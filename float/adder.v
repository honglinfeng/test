==> flow/design.v <==
module adder(
    clk,
    rst_n,
    Start_Sig,
    A,
    B,
    Result,
    Done_Sig
);
    input   clk;
    input   rst_n;
    input   Start_Sig;
    input   [31:0]A;
    input   [31:0]B;
    output  [31:0]Result;
    output  [3:0]Done_Sig; 
    reg     [3:0]  i;
    reg     [56:0]rA,rB; 
    reg     [48:0]Temp; 
    reg     [48:0]TempA,TempB;
    reg     [31:0]rResult;
    wire     [9:0]rExp; 
    reg     [9:0]rExpValue;
    reg     [7:0]rExpDiff; 
    reg     isSign;
    reg     isOver;
    reg     isUnder;
    reg     isZero;
    reg     isDone;
    assign rExp = A[30:23]-B[30:23]; 
    always@(posedge clk or negedge rst_n)
    if(!rst_n)
    begin
        i <= 0;
        rA <= 0;
        rB <= 0;
        Temp <= 0;
        TempA <= 0;
        TempB <= 0;
        rResult <= 0;
        rExpDiff <= 0;
        isSign <= 0;
        isOver <= 0;
        isUnder <= 0;
        isZero <= 0;
        isDone <= 0;
        rExpValue <= 0;
    end
    else if(Start_Sig) 
    begin
        case(i)
            0:begin 
                rA <= {A[31],A[30:23],2'b01,A[22:0],23'd0};
                rB <= {B[31],B[30:23],2'b01,B[22:0],23'd0};
                isOver <= 1'b0;
                isUnder <= 1'b0;
                isZero <= 1'b0;
                i <= i+1'b1;
            end
            1: 
            begin
                if(rExp[8] == 1) 
                    rExpDiff <= ~rExp[7:0] + 1'b1; 
                else 
                    rExpDiff <= rExp[7:0];
                i <= i+1; 
            end
            2: 
            begin
                if(rExp[8]==1) 
                begin   
                    rA[47:0] <= rA[47:0]>>(rExpDiff);
                    rA[55:48] <= rB[55:48];
                end else begin
                    rB[47:0] <= rB[47:0]>>(rExpDiff);
                    rB[55:48] <= rA[55:48];
                end
                i <= i+1'b1;
            end
            3: 
            begin   
                TempA <= rA[56]?{rA[56],(~rA[47:0]+1'b1)}:{rA[56],rA[47:0]};
                TempB <= rB[56]?{rB[56],(~rB[47:0]+1'b1)}:{rB[56],rB[47:0]};
                i <= i+1'b1;
            end
            4: 
            begin
                Temp <= TempA + TempB;
                i <= i+1'b1;
            end
            5: 
            begin
                isSign <= Temp[48];
                if(Temp[48]== 1'b1) 
                    Temp <= ~Temp+1'b1;
                rExpValue <= {2'b00,rA[55:48]}; 
                i <= i+1'b1;
            end
            6: 
            begin
                if(Temp[47:46]==2'b10||Temp[47:46]==2'b11)
                begin
                    Temp <= Temp>>1; 
                    rExpValue <= rExpValue+1'b1; 
                end 
                else if (Temp[47:46] ==2'b00 && Temp[45] == 1'b1) begin
                    Temp <= Temp << 1;
                    rExpValue <= rExpValue-5'd1;
                end
                else if(Temp[47:46] ==2'b00 && Temp[44] == 1'b1)begin
                    Temp <= Temp << 2;
                    rExpValue <= rExpValue-5'd2;
                end
                else if(Temp[47:46] ==2'b00 && Temp[43] == 1'b1)begin
                    Temp <= Temp << 3;
                    rExpValue <= rExpValue-5'd3;
                end
                else if(Temp[47:46] ==2'b00 && Temp[42] == 1'b1)begin
                    Temp <= Temp << 4;
                    rExpValue <= rExpValue-5'd4;
                end
                else if(Temp[47:46] ==2'b00 && Temp[41] == 1'b1)begin
                    Temp <= Temp << 5;
                    rExpValue <= rExpValue-5'd5;
                end
                else if(Temp[47:46] ==2'b00 && Temp[40] == 1'b1)begin
                    Temp <= Temp << 6;
                    rExpValue <= rExpValue-5'd6;
                end
                else if(Temp[47:46] ==2'b00 && Temp[39] == 1'b1)begin
                    Temp <= Temp << 7;
                    rExpValue <= rExpValue-5'd7;
                end
                else if(Temp[47:46] ==2'b00 && Temp[38] == 1'b1)begin
                    Temp <= Temp << 8;
                    rExpValue <= rExpValue-5'd8;
                end
                else if(Temp[47:46] ==2'b00 && Temp[37] == 1'b1)begin
                    Temp <= Temp << 9;
                    rExpValue <= rExpValue-5'd9;
                end
                else if(Temp[47:46] ==2'b00 && Temp[36] == 1'b1)begin
                    Temp <= Temp << 10;
                    rExpValue <= rExpValue-5'd10;
                end
                else if(Temp[47:46] ==2'b00 && Temp[35] == 1'b1)begin
                    Temp <= Temp << 11;
                    rExpValue <= rExpValue-5'd11;
                end
                else if(Temp[47:46] ==2'b00 && Temp[34] == 1'b1)begin
                    Temp <= Temp << 12;
                    rExpValue <= rExpValue-5'd12;
                end
                else if(Temp[47:46] ==2'b00 && Temp[33] == 1'b1)begin
                    Temp <= Temp << 13;
                    rExpValue <= rExpValue-5'd13;
                end
                else if(Temp[47:46] ==2'b00 && Temp[32] == 1'b1)begin
                    Temp <= Temp << 14;
                    rExpValue <= rExpValue-5'd14;
                end
                else if(Temp[47:46] ==2'b00 && Temp[31] == 1'b1)begin
                    Temp <= Temp << 15;
                    rExpValue <= rExpValue-5'd15;
                end
                else if(Temp[47:46] ==2'b00 && Temp[30] == 1'b1)begin
                    Temp <= Temp << 16;
                    rExpValue <= rExpValue-5'd16;
                end
                else if(Temp[47:46] ==2'b00 && Temp[29] == 1'b1)begin
                    Temp <= Temp << 17;
                    rExpValue <= rExpValue-5'd17;
                end
                else if(Temp[47:46] ==2'b00 && Temp[28] == 1'b1)begin
                    Temp <= Temp << 18;
                    rExpValue <= rExpValue-5'd18;
                end
                else if(Temp[47:46] ==2'b00 && Temp[27] == 1'b1)begin
                    Temp <= Temp << 19;
                    rExpValue <= rExpValue-5'd19;
                end
                else if(Temp[47:46] ==2'b00 && Temp[26] == 1'b1)begin
                    Temp <= Temp << 20;
                    rExpValue <= rExpValue-5'd20;
                end
                else if(Temp[47:46] ==2'b00 && Temp[25] == 1'b1)begin
                    Temp <= Temp << 21;
                    rExpValue <= rExpValue-5'd21;
                end
                else if(Temp[47:46] ==2'b00 && Temp[24] == 1'b1)begin
                    Temp <= Temp << 22;
                    rExpValue <= rExpValue-5'd22;
                end
                else if(Temp[47:46] ==2'b00 && Temp[23] == 1'b1)begin
                    Temp <= Temp << 23;
                    rExpValue <= rExpValue-5'd23;
                end
                else if(Temp[47:46] ==2'b00 && Temp[22] == 1'b1)begin
                    Temp <= Temp << 24;
                    rExpValue <= rExpValue-5'd24;
                end
                else if(Temp[47:46] ==2'b00 && Temp[24] == 1'b1)begin
                    Temp <= Temp << 25;
                    rExpValue <= rExpValue-5'd25;
                end
                i <= i+1'b1;
            end
            7: 
            begin
                if(rExpValue[9:8] == 2'b01) 
                begin
                    isOver <= 0;
                    rResult <= {1'b0,8'd127,23'd0};
                end
                else if(rExpValue[9:8] == 2'b11) 
                begin
                    isUnder <= 0;
                    rResult <= {1'b0,8'd127,23'd0};
                end
                else if(Temp[46:23] == 24'd0) 
                begin
                    isZero <= 0;
                    rResult <= {1'b0,8'd127,23'd0};
                end
                else if(Temp[22]==1'b1)
                    rResult <= {isSign,rExpValue[7:0],Temp[45:23],1'b1};
                else    
                    rResult <= {isSign,rExpValue[7:0],Temp[45:23]};
                i <= i+1'b1;
            end
            8:
            begin
                isDone <= 1'b1;
                i <= i+1'b1;
            end
            9:
            begin
                isDone <= 1'b0;
                i <= i+1'b1;
            end
            default:i <= 0;
        endcase
    end
   assign Done_Sig = {isOver,isUnder,isZero,isDone};
   assign Result = rResult;
endmodule
; From RTL to reports: adder
; What the tools print for adder, step after step.
; Line numbers count from 1 in the design file above.
; Library cell names are shortened.
; Not given: --
[design]
design = adder
clk_port = clk
lib = sky130hd
pvt_corner = tt_025C_1v80

; Elaborated design
; Source: Yosys, flattened and elaborated, memories not mapped. Widths are those after wreduce. Registers that Yosys merges into a memory's read port (data or address) are not register bits. Print and check cells do not count.
[bits]
reg_bits = 320
inputBits = 67
word_cells = 207
[op_classes]
add_sub_neg = 33
n_eq = 22
shifts = 2
muxes = 78
logic = 4
reduce_and_logical = 49
[ops]
columns = op, count
row1 = 49-bit two-way mux, 28
row2 = 10-bit two-way mux, 25
row3 = 48-bit case mux with 2-bit select, 2
row4 = 49-bit case mux with 3-bit select, 1
row5 = 32-bit two-way mux, 4
row6 = 48-bit by 1-bit adder with 48-bit output with constant B, 2
row7 = 48-bit by 8-bit >> shifter with 48-bit output, 2
row8 = 48-bit inverter, 2
row9 = 48-bit two-way mux, 2
row10 = 10-bit by 5-bit subtractor with 10-bit output with constant B, 9
row11 = 10-bit by 4-bit subtractor with 10-bit output with constant B, 8
row12 = 49-bit by 1-bit adder with 49-bit output with constant B, 1
row13 = 49-bit adder, 1
row14 = 49-bit inverter, 1
row15 = 10-bit by 3-bit subtractor with 10-bit output with constant B, 4
row16 = 8-bit case mux with 2-bit select, 2
row17 = 26-bit inequality test with constant B, 1
row18 = 1-bit logical AND, 24
row19 = 24-bit zero test, 1
row20 = 10-bit by 2-bit subtractor with 10-bit output with constant B, 2
row21 = 10-bit case mux with 2-bit select, 1
row22 = 2-bit inequality test with constant B, 8
row23 = 4-bit by 3-bit == test with 1-bit output with constant B, 4
row24 = 8-bit two-way mux, 2
row25 = 3-bit AND reduction, 5
row26 = 2-bit AND reduction, 7
row27 = 10-bit by 1-bit adder with 10-bit output with constant B, 1
row28 = 10-bit by 1-bit subtractor with 10-bit output with constant B, 1
; Other operator kinds: 20; their cells: 37.

; Depth
; Yosys ltp: most cells in a row. Word level: on the elaborated netlist, between registers, memories and ports. Mapped: between sequential cells and ports; inverters and the memories' decode and read muxes count.
[depth]
depth_word = 28
ABC_AREA = 0
mapped_depth = 17
mapped_depth_nobuf = 14

; Synthesis result
; The flow's flattened synthesis, as Yosys stat reports it; memories are mapped. The netlist is that of the ABC_AREA named above (0 if unset); the other value can give another one.
[synth_totals]
cell_count = 4670
mapped_area_um2 = 34312.9
seq_area_um2 = 7907.6
ff_cells = 316
buf_cells = 517
[types]
columns = cell, count, type_area_um2
row1 = dfrtp_1, 316, 7.91E+03
row2 = o21ai_0, 475, 2377.28
row3 = nand2_1, 564, 2117.03
row4 = a21oi_1, 398, 1991.91
row5 = clkbuf_1, 426, 1.6E+03
row6 = nor2_1, 383, 1.44E+03
row7 = ha_1, 87, 1.09E+03
row8 = mux4_2, 48, 1.08E+03
row9 = xor2_1, 111, 972.182
row10 = a221oi_1, 103, 902.115
row11 = mux2i_1, 82, 820.787
row12 = o22ai_1, 119, 744.464
row13 = a211oi_1, 90, 675.648
row14 = xnor2_1, 73, 639.363
row15 = o221ai_1, 65, 569.296
row16 = mux2_2, 50, 563.04
row17 = a22oi_1, 64, 480.461
row18 = a31oi_1, 75, 469.2
; Not listed: further types 82, cells in them 1141.

; Worst setup path after synthesis
; Path of least setup slack by OpenSTA after synthesis, without wires, with an ideal clock, recovery checks aside; 20% of the period is set as input and as output delay. Where synthesis merged equal registers, the netlist keeps one of their names.
[synth_timing]
path_kind = input port to flip-flop
start = in A[23]
end = reg rA[1]
period_ns = 4.96
in_delay_ns = 0.992
setup_ns = 0.125
arrival_time_ns = 4.128
required_ns = 4.835
setup_slack_ns = 0.707
path_delay_ns = 3.261
path_stages = 16
path_buffers = 2
synth_period_reached_ns = 4.253
; "path_delay_ns" is the arrival time less input delay plus setup time.
; "path_stages" counts driving pins, that of a launching flip-flop among them; a cell with two outputs on the path counts twice.
; "synth_period_reached_ns" = period - worst setup slack (recovery checks aside). The figure is calculated, with input and output delays left at 20% of the set period.
; Between the ends stands the longest chain of elaborated cells between them, by number of cells; it is not shown to be the way that was timed. Of several equally long chains one is given.
; A line is the first line of the expression or statement that the cell stems from. Yosys adds cells for indexed reads and writes and turns some case tables into memories.
; At most two assigning lines are given for a register; there are more.
[synth_between]
cell_sequence = inv_1 ha_1 inv_1 fa_1 a21oi_1 nand4b_1 nand3_2 nand2_2 buf_4 buf_2 mux4_2 a221oi_1 a21oi_1 o21ai_0 o2bb2ai_1 mux2_2
elab_chain_cells = 3
[synth_rtl]
columns = element, line
row1 = "start, declared", 13  ; input   [31:0]A;
row2 = 8-bit by 8-bit subtractor with 9-bit output, 30  ; assign rExp = A[30:23]-B[30:23];
row3 = 48-bit two-way mux, 70  ; if(rExp[8]==1)
row4 = 48-bit case mux with 2-bit select, 51  ; case(i)
row5 = "end, assigned", 53  ; rA <= {A[31],A[30:23],2'b01,A[22:0],23'd0};
row6 = "end, assigned", 72  ; rA[47:0] <= rA[47:0]>>(rExpDiff);
row7 = "end, declared", 18  ; reg     [56:0]rA,rB;

; Record of 2 stored runs of the RTL-to-layout flow on adder, platform sky130hd. The runs are unordered. Constraints: input delay and output delay 20% of the set period each, output load 0.01 pF.

[run 1: settings]
period_ns = 3.86
CORE_UTILIZATION = 40
SETUP_SLACK_MARGIN = -0.31
PLACE_DENSITY_LB_ADDON = 0.15
TNS_END_PERCENT = 35
GPL_TIMING_DRIVEN = 0
CTS_CLUSTER_DIAMETER = 116
CAP_MARGIN = 25
MAX_ROUTING_LAYER = met5
CORE_MARGIN = 2
SLEW_MARGIN = 20
[run 1: results]
outcome = incomplete, routing halted on GRT-0116

[run 2: settings]
period_ns = 6.33
CORE_UTILIZATION = 47
SETUP_SLACK_MARGIN = 0.03
PLACE_DENSITY_LB_ADDON = 0.06
CORE_ASPECT_RATIO = 0.62
CELL_PAD_IN_SITES_GLOBAL_PLACEMENT = 3
CELL_PAD_IN_SITES_DETAIL_PLACEMENT = 1
CTS_CLUSTER_SIZE = 68
CTS_CLUSTER_DIAMETER = 398
CAP_MARGIN = 30
CORE_MARGIN = 2
SLEW_MARGIN = 20
[run 2: results]
outcome = incomplete, placement halted on FLW-0024
