==> flow/design.v <==
module multiplyer(
    clk,
    rst_n,
    A,
    B,
    result,
    start_sig,
    done_sig
);
    input   clk;
    input   rst_n;
    input   [31:0]A;
    input   [31:0]B;
    input   start_sig;
    output  [31:0]result;
    output  [3:0]done_sig;
    reg     [32:0]rA; 
    reg     [32:0]rB; 
    reg     rSign;
    reg     [9:0]rExp; 
    reg     [47:0]rM;
    reg     [31:0]rResult;
    reg     isOver;
    reg     isUnder;
    reg     isZero;
    reg     isDone;
    reg     [4:0]i;
    assign  done_sig = {isOver,isUnder,isZero,isDone};
    assign  result = rResult;
    always@(posedge clk or negedge rst_n)
    if(!rst_n)
    begin
        rA <= 0; 
        rB <= 0; 
        rSign <= 0;
        rExp <= 0; 
        rM <= 0;
        rResult <= 0;
        isOver <= 0;
        isUnder <= 0;
        isZero <= 0;
        isDone <= 0;
    end
    else if(start_sig)
    begin
        case (i)
            0: 
            begin
                rA <= {A[31:23],1'b1,A[22:0]};
                rB <= {B[31:23],1'b1,B[22:0]};
                rSign <= A[31]^B[31];
                isOver <= 1'b0;
                isUnder <= 1'b0;
                isZero <= 1'b0;
                i <= i + 1'b1;
            end
            1:
            begin
                if(rA[31:24]==rB[31:24]&&(rA[22:0]!=23'd0 && rB[22:0]!=23'd0)||rA[32]^rB[32])
                begin
                end
                i <= i+ 1'b1;
            end
            2:
            begin
                rExp <= rA[31:24]+rB[31:24]-8'd127;
                rM <= rA[23:0]*rB[23:0];
                i <= i+1'b1;
            end
            3:
            begin
                if(rM[47] ==  1'b1) 
                begin
                    rM <= rM;
                    rExp <= rExp + 1'b1;
                end
                else if(rM[46] ==  1'b1)
                begin
                    rM <= rM << 1;
                end else if(rM[45]==1'b1)
                begin
                    rM <= rM << 2;
                    rExp <= rExp - 1'b1;
                end
                i <= i+1'b1;
            end
            4:
            begin
                if(rExp[9:8]==2'b01)
                begin
                    isOver <= 1'b1;
                    rResult <= {1'b0,8'd127,23'd0};
                end else if(rExp==2'b11)
                begin
                    isUnder <= 1'b1;
                    rResult <= {1'b0,8'd127,23'd0};
                end else if(rM[47:24]==24'd0)
                begin
                    isZero <= 1'b1;
                    rResult <= {1'b0,8'd127,23'd0};
                end else if(rM[23]== 1'b1) 
                    rResult <= {rSign,rExp[7:0],rM[46:24]}; 
                else
                    rResult <= {rSign,rExp[7:0],rM[46:24]};
                i <= i+1'b1;
            end
            5:
            begin
                isDone <= 1'b1;
                i <= i+1'b1;
            end
            6:
            begin
                isDone <= 1'b0;
                i <= 0;
            end
            default:i <= 0;
        endcase
    end
endmodule
# Tool chain data of multiplyer
# The steps from the RTL of multiplyer to its reports follow in flow order.
# Line numbers count from 1 in the design file above.
# Operators carry their Yosys type and port widths (W data, S select, Z words).
# Cell names lack the library's common part.
# The mark n/a stands for no value.
# setup
design	multiplyer
clk_port	clk
library	sky130hd
lib_corner	tt_025C_1v80

# Word level
# Yosys after proc, flatten, opt, wreduce and memory -nomap, before mapping. Memory bits, and registers merged into a memory's read port (data or address), are not among the register bits. Print and check cells are not counted. Equal cells are merged and count once.
# op_classes
addsub	5
mul	1
equal	17
n_mux	21
n_logic	1
reduce_and_logical	17
# op_table
op	n
$mul A24 B24 Y48	1
$mux W48	3
$pmux W48 S2	1
$mux W32	3
$mux W10	3
$logic_not A24 Y1	1
$pmux W10 S2	1
$eq A5 B3 Y1 const B	3
$ne A2 B2 Y1 const B	6
$reduce_and A4 Y1	3
$add A10 B1 Y10 const B	1
$sub A10 B1 Y10 const B	1
$eq A10 B2 Y1 const B	1
$reduce_and A2 Y1	5
$eq A5 B2 Y1 const B	2
$sub A9 B7 Y10 const B	1
$ne A3 B3 Y1 const B	3
$add A8 B8 Y9	1
$pmux W1 S2	4
$reduce_bool A2 Y1	3
$reduce_and A3 Y1	2
$reduce_or A6 Y1	1
$mux W1	6
$add A5 B1 Y5 const B	1
$eq A5 B1 Y1 const B	1
$logic_not A5 Y1	1
$reduce_and A5 Y1	1
$eq A2 B1 Y1 const B	1
$xor A1 B1 Y1	1
# bits
ff_bits	164
output_inout_bits	36

# Longest topological paths
# Yosys ltp: most cells in a row. Word level: on the elaborated netlist, between registers, memories and ports. Mapped: between sequential cells and ports; inverters and the memories' decode and read muxes count.
# depth
depth_word	5
abc_area	0
depth_mapped	27

# Mapped cells and area
# Source: synth_stat.txt of the flow (Yosys; design flattened, memories mapped). It holds for the ABC_AREA given above (unset counts as 0); a run with the other value may have another netlist.
# The area totals of this step are shown rounded.
# by_type
cell	n
fa_1	484
dfrtp_1	158
ha_1	201
inv_1	572
and2_1	288
nand2_1	376
mux2_2	58
clkbuf_1	132
a21oi_1	69
xnor2_1	39
a21o_1	35
o21ai_0	48
nor2_1	63
a22o_1	25
a221oi_1	21
a222oi_1	17
edfxtp_1	5
xor2_1	17
# Not listed: further types 54, cells in them 245.
# mapped
cell_count	2853
yosys_area_um2	26700
seqArea_um2	4100
ffs	163

# Timing after synthesis
# OpenSTA on the mapped netlist: ideal clock, no wires. The path of least setup slack (recovery checks aside). Input and output delay are each 20% of the period. Register names are those of the netlist, which keeps one name where synthesis merged equal registers.
# synth_path
path_type	flip-flop to flip-flop
start	register rB[3]
end	register rM[47]
clock_period_ns	8.2
setup_ns	0.138
t_arrival_ns	6.352
required_ns	8.062
slack_ns	1.710
path_delay_ns	6.490
path_stages	28
n_path_buf	2
synth_period_reached_ns	6.49
# "path_delay_ns" = arrival - input delay + setup time.
# "path_stages": output pins that drive a net of the path, with the launching flip-flop's if there is one; two outputs of one cell count as two.
# "synth_period_reached_ns" = period - worst setup slack (recovery checks aside). The figure is calculated, with input and output delays left at 20% of the set period.
# The rows between start and end are the longest chain of elaborated cells between them; the timing report does not say that the signal goes this way. Where chains are equally long, one stands for them.
# Each line given opens the expression or statement behind the cell; cells for indexed reads and writes are added by Yosys, which also makes memories of some case tables.
# A register here has more assigning lines than the two given.
# synth_between
cell_sequence	dfrtp_1 -> clkbuf_1 -> nand2_1 -> fa_1 -> inv_1 -> fa_1 -> inv_1 -> fa_1 -> inv_1 -> fa_1 -> inv_1 -> fa_1 -> inv_1 -> fa_1 -> inv_1 -> fa_1 -> inv_1 -> ha_1 -> buf_2 -> a21oi_1 -> o21bai_1 -> a211oi_1 -> nand4_1 -> a41oi_2 -> or3_1 -> a21oi_2 -> xnor2_1 -> a21oi_1
elab_chain_cells	2
cells_between	2
lines_between	2
# synth_lines
item	line	text
from (assign)	34	rB <= 0;
from (assign)	50	rB <= {B[31:23],1'b1,B[22:0]};
$mul A24 B24 Y48	67	rM <= rA[23:0]*rB[23:0];
$pmux W48 S2	46	case (i)
to (assign)	67
to (assign)	74	rM <= rM;
to (decl)	21	reg     [47:0]rM;

# Worst path after layout
# Path of least setup slack in the final report of flow run 1 (OpenROAD, finished layout, wires in). Where an end is a register, its clock arrival counts in the times.
# layout_path
path_type	flip-flop to flip-flop
start	register rA[17]
end	register rM[47]
clock_period_ns	9.11
setup_ns	0.15
t_arrival_ns	7.98
required_ns	9.45
slack_ns	1.47
path_stages	23
n_path_buf	0
# The rows between start and end are the longest chain of elaborated cells between them; the timing report does not say that the signal goes this way. Where chains are equally long, one stands for them.
# A register here has more assigning lines than the two given.
# layout_between
cell_sequence	dfrtp_1 -> and2_1 -> fa_1 -> fa_1 -> inv_1 -> fa_1 -> fa_1 -> inv_1 -> fa_1 -> fa_1 -> inv_1 -> fa_1 -> inv_1 -> ha_1 -> a21o_1 -> o21bai_1 -> a211oi_1 -> nand4_1 -> a41oi_2 -> or3_1 -> a21oi_2 -> xnor2_1 -> a21oi_1
elab_chain_cells	2
cells_between	2
lines_between	2
# layout_lines
item	line	text
from (assign)	33	rA <= 0;
from (assign)	49	rA <= {A[31:23],1'b1,A[22:0]};
$mul A24 B24 Y48	67	rM <= rA[23:0]*rB[23:0];
$pmux W48 S2	46	case (i)
to (assign)	67
to (assign)	74	rM <= rM;
to (decl)	21	reg     [47:0]rM;

Add stored flow runs of multiplyer

Stored flow runs of multiplyer (2 of them; Yosys, OpenROAD, sky130hd). They differ in their settings and are not a sequence. Constraints: input delay and output delay 20% of the set period each, output load 0.01 pF.
By "achieved_clock_period_ns" is meant the clock period of the run minus its worst setup slack. This is arithmetic on one report: input and output delays are still those of the set period (20% each).
"timing.worst_path_ns" is the time allowed to the run's worst setup path (the clock period less input and output delay, where it has them) less its slack. Clock arrival times count: a late capture clock shortens it, a late launch clock lengthens it.
Measured values are rounded.

Flow run 1, flow files:
==> flow/run.sh <==
#!/bin/bash
# the make line also repeats the synthesis and layout settings of config.mk as NAME=value (left out here)
make -C /OpenROAD-flow-scripts/flow DESIGN_CONFIG=/design/flow/config.mk WORK_HOME=/design/flow/orfs CLKGATE_MAP_FILE= finish
==> flow/config.mk <==
export PLATFORM = sky130hd
export DESIGN_NAME = multiplyer
export DESIGN_NICKNAME = multiplyer
export VERILOG_FILES = /design/flow/design.v
export SDC_FILE = /design/flow/constraint.sdc
export NUM_CORES = 4
export LEC_CHECK = 0
export CAP_MARGIN = 20
export CELL_PAD_IN_SITES_GLOBAL_PLACEMENT = 2
export CORE_ASPECT_RATIO = 1.29
export CORE_MARGIN = 2
export CORE_UTILIZATION = 31
export CTS_CLUSTER_SIZE = 28
export PLACE_DENSITY_LB_ADDON = 0.29
export SETUP_SLACK_MARGIN = 0.64
export SLEW_MARGIN = 20
==> flow/constraint.sdc <==
create_clock -name core_clock -period 9.11 [get_ports {clk}]
set_input_delay 1.8220 -clock core_clock [delete_from_list [all_inputs] [get_ports {clk}]]
set_output_delay 1.8220 -clock core_clock [all_outputs]
set_load 0.01 [all_outputs]

==> results of flow run 1, as CSV <==
result,value
setup_worst_slack_ns,1.47
design_die_area_um2,88500
achieved_clock_period_ns,7.636
hold_worst_slack_ns,0.492
final_cell_area_um2,29300
finish.utilization_pct,34.3
timing.worst_path_ns,7.64
path_kind,"flip-flop to flip-flop"
synthArea_um2,26700
setupTns_ns,0.000

Flow run 2, flow files:
==> flow/run.sh <==
#!/bin/bash
# the make line also repeats the synthesis and layout settings of config.mk as NAME=value (left out here)
make -C /OpenROAD-flow-scripts/flow DESIGN_CONFIG=/design/flow/config.mk WORK_HOME=/design/flow/orfs CLKGATE_MAP_FILE= finish
==> flow/config.mk <==
export PLATFORM = sky130hd
export DESIGN_NAME = multiplyer
export DESIGN_NICKNAME = multiplyer
export VERILOG_FILES = /design/flow/design.v
export SDC_FILE = /design/flow/constraint.sdc
export NUM_CORES = 4
export LEC_CHECK = 0
export CAP_MARGIN = 20
export CORE_MARGIN = 2
export CORE_UTILIZATION = 55
export SLEW_MARGIN = 20
==> flow/constraint.sdc <==
create_clock -name core_clock -period 7.3 [get_ports {clk}]
set_input_delay 1.4600 -clock core_clock [delete_from_list [all_inputs] [get_ports {clk}]]
set_output_delay 1.4600 -clock core_clock [all_outputs]
set_load 0.01 [all_outputs]

==> results of flow run 2, as CSV <==
result,value
setup_worst_slack_ns,0.337
design_die_area_um2,50300
achieved_clock_period_ns,6.963
hold_worst_slack_ns,0.510
final_cell_area_um2,29000
finish.utilization_pct,60.7
timing.worst_path_ns,6.96
path_kind,"flip-flop to flip-flop"
synthArea_um2,26700
setupTns_ns,0.000
