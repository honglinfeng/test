==> flow/design.v <==
`timescale 1ns/1ns
module STREAMLINEDDIVIDER(
    clk,
    rst_n,
    divisor,
    dividend,
    start_sig,
    done_sig,
    Quotient,
    Reminder
);
    input   clk;
    input   rst_n;
    input   start_sig;
    input   [7:0]divisor;
    input   [7:0]dividend;
    output  done_sig;
    output  [7:0]Quotient; 
    output  [7:0]Reminder; 
    reg     [3:0]i; 
    reg     [8:0]s; 
    reg     [15:0]Temp; 
    wire     [15:0]Diff; 
    reg     isNeg;
    reg     isDone;
    assign Diff = Temp + {s,7'd0}; 
    assign done_sig = isDone;
    assign Quotient = isNeg?(~Temp[7:0]+1):Temp[7:0];
    assign Reminder = Temp[15:8];
    always@(posedge clk or negedge rst_n)
    if(!rst_n) 
    begin
        i <= 0;
        s <= 9'd0;
        Temp <= 16'd0;
        isNeg <= 0;
        isDone <= 0;
    end
    else if (start_sig) begin
        case (i)
            0:begin 
                Temp <= dividend[7]?{8'd0,~dividend+1'b1}:{8'd0,dividend}; 
                s <= divisor[7]?{divisor[7],divisor}:{1'b1,~divisor+1'b1}; 
                isNeg <= divisor[7]^dividend[7]; 
                i <= i+1'b1;
            end
            1,2,3,4,5,6,7,8:begin
                if(Diff[15])    Temp <= {Temp[14:0],1'b0}; 
                else    Temp <= {Diff[14:0],1'b1}; 
                i <= i+1'b1;
            end
            9:begin
                isDone <= 1'b1;
                i <= i+1'b1;
            end
            10:begin
                isDone <= 1'b0;
                i <= 0;
            end
            default: begin
                i <= 0;
            end
        endcase
    end
endmodule
# From RTL to reports: STREAMLINEDDIVIDER
# What the tools print for STREAMLINEDDIVIDER, step after step.
# Lines are those of the file above, counted from 1.
# The mark -- stands for no value.
dict set report design {
  top_module {STREAMLINEDDIVIDER}
  clk_port {clk}
  cell_library {sky130hd}
  corner {tt_025C_1v80}
}

# Elaborated design
# Source: Yosys, flattened and elaborated, memories not mapped. Widths are those after wreduce. Registers that Yosys merges into a memory's read port (data or address) are not register bits. Print and check cells do not count. Equal cells are merged and count once.
dict set report bits {
  ff_bits 31
  out_inout_bits 17
}
dict set report op_classes {
  addsub 5
  n_eq 10
  muxes 7
  logic 4
  reduce_and_logical 8
}
# op n
set ops {}
lappend ops {{16-bit case mux with 2-bit select} 1}
lappend ops {{8-bit by 1-bit adder with 8-bit output with constant B} 3}
lappend ops {{8-bit inverter} 3}
lappend ops {{8-bit two-way mux} 3}
lappend ops {{16-bit adder} 1}
lappend ops {{4-bit by 3-bit equality test with 1-bit output with constant B} 4}
lappend ops {{16-bit two-way mux} 1}
lappend ops {{4-bit equality test with constant B} 3}
lappend ops {{10-bit OR reduction} 1}
lappend ops {{4-bit by 2-bit equality test with 1-bit output with constant B} 2}
lappend ops {{8-bit OR reduction} 1}
lappend ops {{2-bit AND reduction} 3}
lappend ops {{2-bit nonzero test} 2}
lappend ops {{4-bit by 1-bit adder with 4-bit output with constant B} 1}
lappend ops {{4-bit by 1-bit equality test with 1-bit output with constant B} 1}
lappend ops {{4-bit zero test} 1}
lappend ops {{4-bit two-way mux} 1}
lappend ops {{1-bit case mux with 2-bit select} 1}
lappend ops {{1-bit XOR} 1}

# Depth
# Yosys ltp: most cells in a row. Word level: on the elaborated netlist, between registers, memories and ports. Mapped: between sequential cells and ports; inverters and the memories' decode and read muxes count.
dict set report depth {
  ltp_word 4
  abc_area 0
  ltp_mapped 10
  depth_no_buf 9
}

# After synthesis
# Yosys stat after the flow's synthesis: flattened, memories mapped to cells. It holds for the ABC_AREA given above (unset counts as 0); a run with the other value may have another netlist.
dict set report synth_totals {
  cell_count 264
  mapped_area_um2 2293.4
  seq_area_um2 775.7
  flip_flops 31
}
# cell n type_area_um2
set types {}
lappend types {sky130_fd_sc_hd__dfrtp_1 31 775.744}
lappend types {sky130_fd_sc_hd__ha_1 15 187.68}
lappend types {sky130_fd_sc_hd__xnor2_1 19 166.41}
lappend types {sky130_fd_sc_hd__a21oi_1 25 125.12}
lappend types {sky130_fd_sc_hd__o21ai_0 21 105.101}
lappend types {sky130_fd_sc_hd__nand2_1 27 101.347}
lappend types {sky130_fd_sc_hd__buf_4 12 90.086}
lappend types {sky130_fd_sc_hd__mux2i_1 9 90.086}
lappend types {sky130_fd_sc_hd__nor2_1 19 71.318}
lappend types {sky130_fd_sc_hd__inv_1 15 56.304}
lappend types {sky130_fd_sc_hd__nand2b_1 8 50.048}
lappend types {sky130_fd_sc_hd__xor2_1 5 43.792}
lappend types {sky130_fd_sc_hd__or3_1 6 37.536}
lappend types {sky130_fd_sc_hd__nor3_1 5 25.024}
lappend types {sky130_fd_sc_hd__buf_6 2 22.522}
lappend types {sky130_fd_sc_hd__clkbuf_1 6 22.522}
lappend types {sky130_fd_sc_hd__mux2_2 2 22.522}
lappend types {sky130_fd_sc_hd__o31ai_1 3 22.522}
# Not listed: further types 25, cells in them 34.

# Worst setup path after synthesis
# OpenSTA on the mapped netlist: ideal clock, no wires. The path of least setup slack (recovery checks aside). Input and output delay are each 20% of the period. Register names are those of the netlist, which keeps one name where synthesis merged equal registers.
dict set report synth_path {
  path_type {register -> register}
  from {register Temp[7]}
  to {register Temp[10]}
  period_ns 2.52
  arrival_ns 2.031
  setup_slack_ns 0.363
  delay_ns 2.157
  driving_pins 11
  period_less_setup_slack_ns 2.157
}
# "delay_ns" is the arrival time less input delay plus setup time.
# "driving_pins": output pins that drive a net of the path, with the launching flip-flop's if there is one; two outputs of one cell count as two.
# "period_less_setup_slack_ns" = period - worst setup slack (recovery checks aside). The figure is calculated, with input and output delays left at 20% of the set period.
# Between the ends stands the longest chain of elaborated cells between them, by number of cells; it is not shown to be the way that was timed. Of several equally long chains one is given.
# A line is the first line of the expression or statement that the cell stems from. Yosys adds cells for indexed reads and writes and turns some case tables into memories.
# At most two assigning lines are given for a register; there are more.
dict set report synth_between {
  path_cell_list {sky130_fd_sc_hd__dfrtp_1 -> sky130_fd_sc_hd__ha_1 -> sky130_fd_sc_hd__inv_1 -> sky130_fd_sc_hd__fa_1 -> sky130_fd_sc_hd__nand2b_1 -> sky130_fd_sc_hd__a21oi_1 -> sky130_fd_sc_hd__o22ai_1 -> sky130_fd_sc_hd__xnor2_1 -> sky130_fd_sc_hd__buf_4 -> sky130_fd_sc_hd__mux2i_1 -> sky130_fd_sc_hd__o21ai_0}
  elab_chain_len 3
}
# element line
set synth_lines {}
lappend synth_lines {{start, declared} 22} ;# reg     [15:0]Temp;
lappend synth_lines {{start, assigned} 42} ;# Temp <= dividend[7]?{8'd0,~dividend+1'b1}:{8'd0,dividend};
lappend synth_lines {{start, assigned} 48} ;# if(Diff[15])    Temp <= {Temp[14:0],1'b0};
lappend synth_lines {{16-bit adder} 26} ;# assign Diff = Temp + {s,7'd0};
lappend synth_lines {{16-bit two-way mux} 48}
lappend synth_lines {{16-bit case mux with 2-bit select} 40} ;# case (i)
lappend synth_lines {{end, assigned} 42}
lappend synth_lines {{end, assigned} 48}
lappend synth_lines {{end, declared} 22}

# Path in the finished layout
# From the final timing report of flow run 2: the path of least setup slack in the routed layout; clock arrival at registers is part of the times.
dict set report layout_path {
  path_type {register -> register}
  from {register s[0]}
  to {register Temp[9]}
  period_ns 2.18
  arrival_ns 2.32
  setup_slack_ns 0.03
  driving_pins 11
}
# Between the ends stands the longest chain of elaborated cells between them, by number of cells; it is not shown to be the way that was timed. Of several equally long chains one is given.
# At most two assigning lines are given for a register; there are more.
dict set report layout_between {
  path_cell_list {sky130_fd_sc_hd__dfrtp_1 -> sky130_fd_sc_hd__ha_2 -> sky130_fd_sc_hd__inv_2 -> sky130_fd_sc_hd__fa_2 -> sky130_fd_sc_hd__nand2b_4 -> sky130_fd_sc_hd__a21oi_4 -> sky130_fd_sc_hd__o22ai_2 -> sky130_fd_sc_hd__xnor2_1 -> sky130_fd_sc_hd__buf_4 -> sky130_fd_sc_hd__nor3_1 -> sky130_fd_sc_hd__a221o_1}
  elab_chain_len 3
}
# element line
set layout_lines {}
lappend layout_lines {{start, declared} 21} ;# reg     [8:0]s;
lappend layout_lines {{start, assigned} 34} ;# s <= 9'd0;
lappend layout_lines {{start, assigned} 43} ;# s <= divisor[7]?{divisor[7],divisor}:{1'b1,~divisor+1'b1};
lappend layout_lines {{16-bit adder} 26} ;# assign Diff = Temp + {s,7'd0};
lappend layout_lines {{16-bit two-way mux} 48} ;# if(Diff[15])    Temp <= {Temp[14:0],1'b0};
lappend layout_lines {{16-bit case mux with 2-bit select} 40} ;# case (i)
lappend layout_lines {{end, assigned} 42} ;# Temp <= dividend[7]?{8'd0,~dividend+1'b1}:{8'd0,dividend};
lappend layout_lines {{end, assigned} 48}
lappend layout_lines {{end, declared} 22} ;# reg     [15:0]Temp;

; Module STREAMLINEDDIVIDER, platform sky130hd: 2 stored runs of the flow (Yosys, OpenROAD) with differing settings, in no particular order. Input and output delays are each 20% of the period that was set; the output load is 0.01 pF.
; By "achieved_period_ns" is meant the clock period of the run minus its worst setup slack. This is arithmetic on one report: input and output delays are still those of the set period (20% each).
; "timing.worst_path_ns" is the time allowed to the run's worst setup path (the clock period less input and output delay, where it has them) less its slack. Clock arrival times count: a late capture clock shortens it, a late launch clock lengthens it.
; By "totalPower_w" is meant OpenSTA's value without simulated activity: inputs other than the clock are taken to toggle once in ten clock periods, and the tool carries that through the logic.

[flow run 1: settings]
period_ns = 2.81
CORE_UTILIZATION = 54
PLACE_DENSITY = 0.4
CELL_PAD_IN_SITES_GLOBAL_PLACEMENT = 3
TNS_END_PERCENT = 75
MIN_ROUTING_LAYER = met2
MAX_ROUTING_LAYER = met4
CAP_MARGIN = 20
CORE_MARGIN = 2
SLEW_MARGIN = 20
[flow run 1: results]
outcome = no results, placement failed with GPL-0301

[flow run 2: settings]
period_ns = 2.18
CORE_UTILIZATION = 23
CAP_MARGIN = 20
CORE_MARGIN = 2
SLEW_MARGIN = 20
[flow run 2: results]
synth_area_um2 = 2293.4
total_die_area_um2 = 10785.9
final_stdcell_area_um2 = 3044.2
finalUtil_pct = 31.3
worst_setup_slack_ns = 0.031
tns_ns = 0.000
timing.hold.ws_ns = 0.517
totalPower_w = 0.004866
achieved_period_ns = 2.149
timing.worst_path_ns = 2.15
timing.worst_path_kind = register -> register
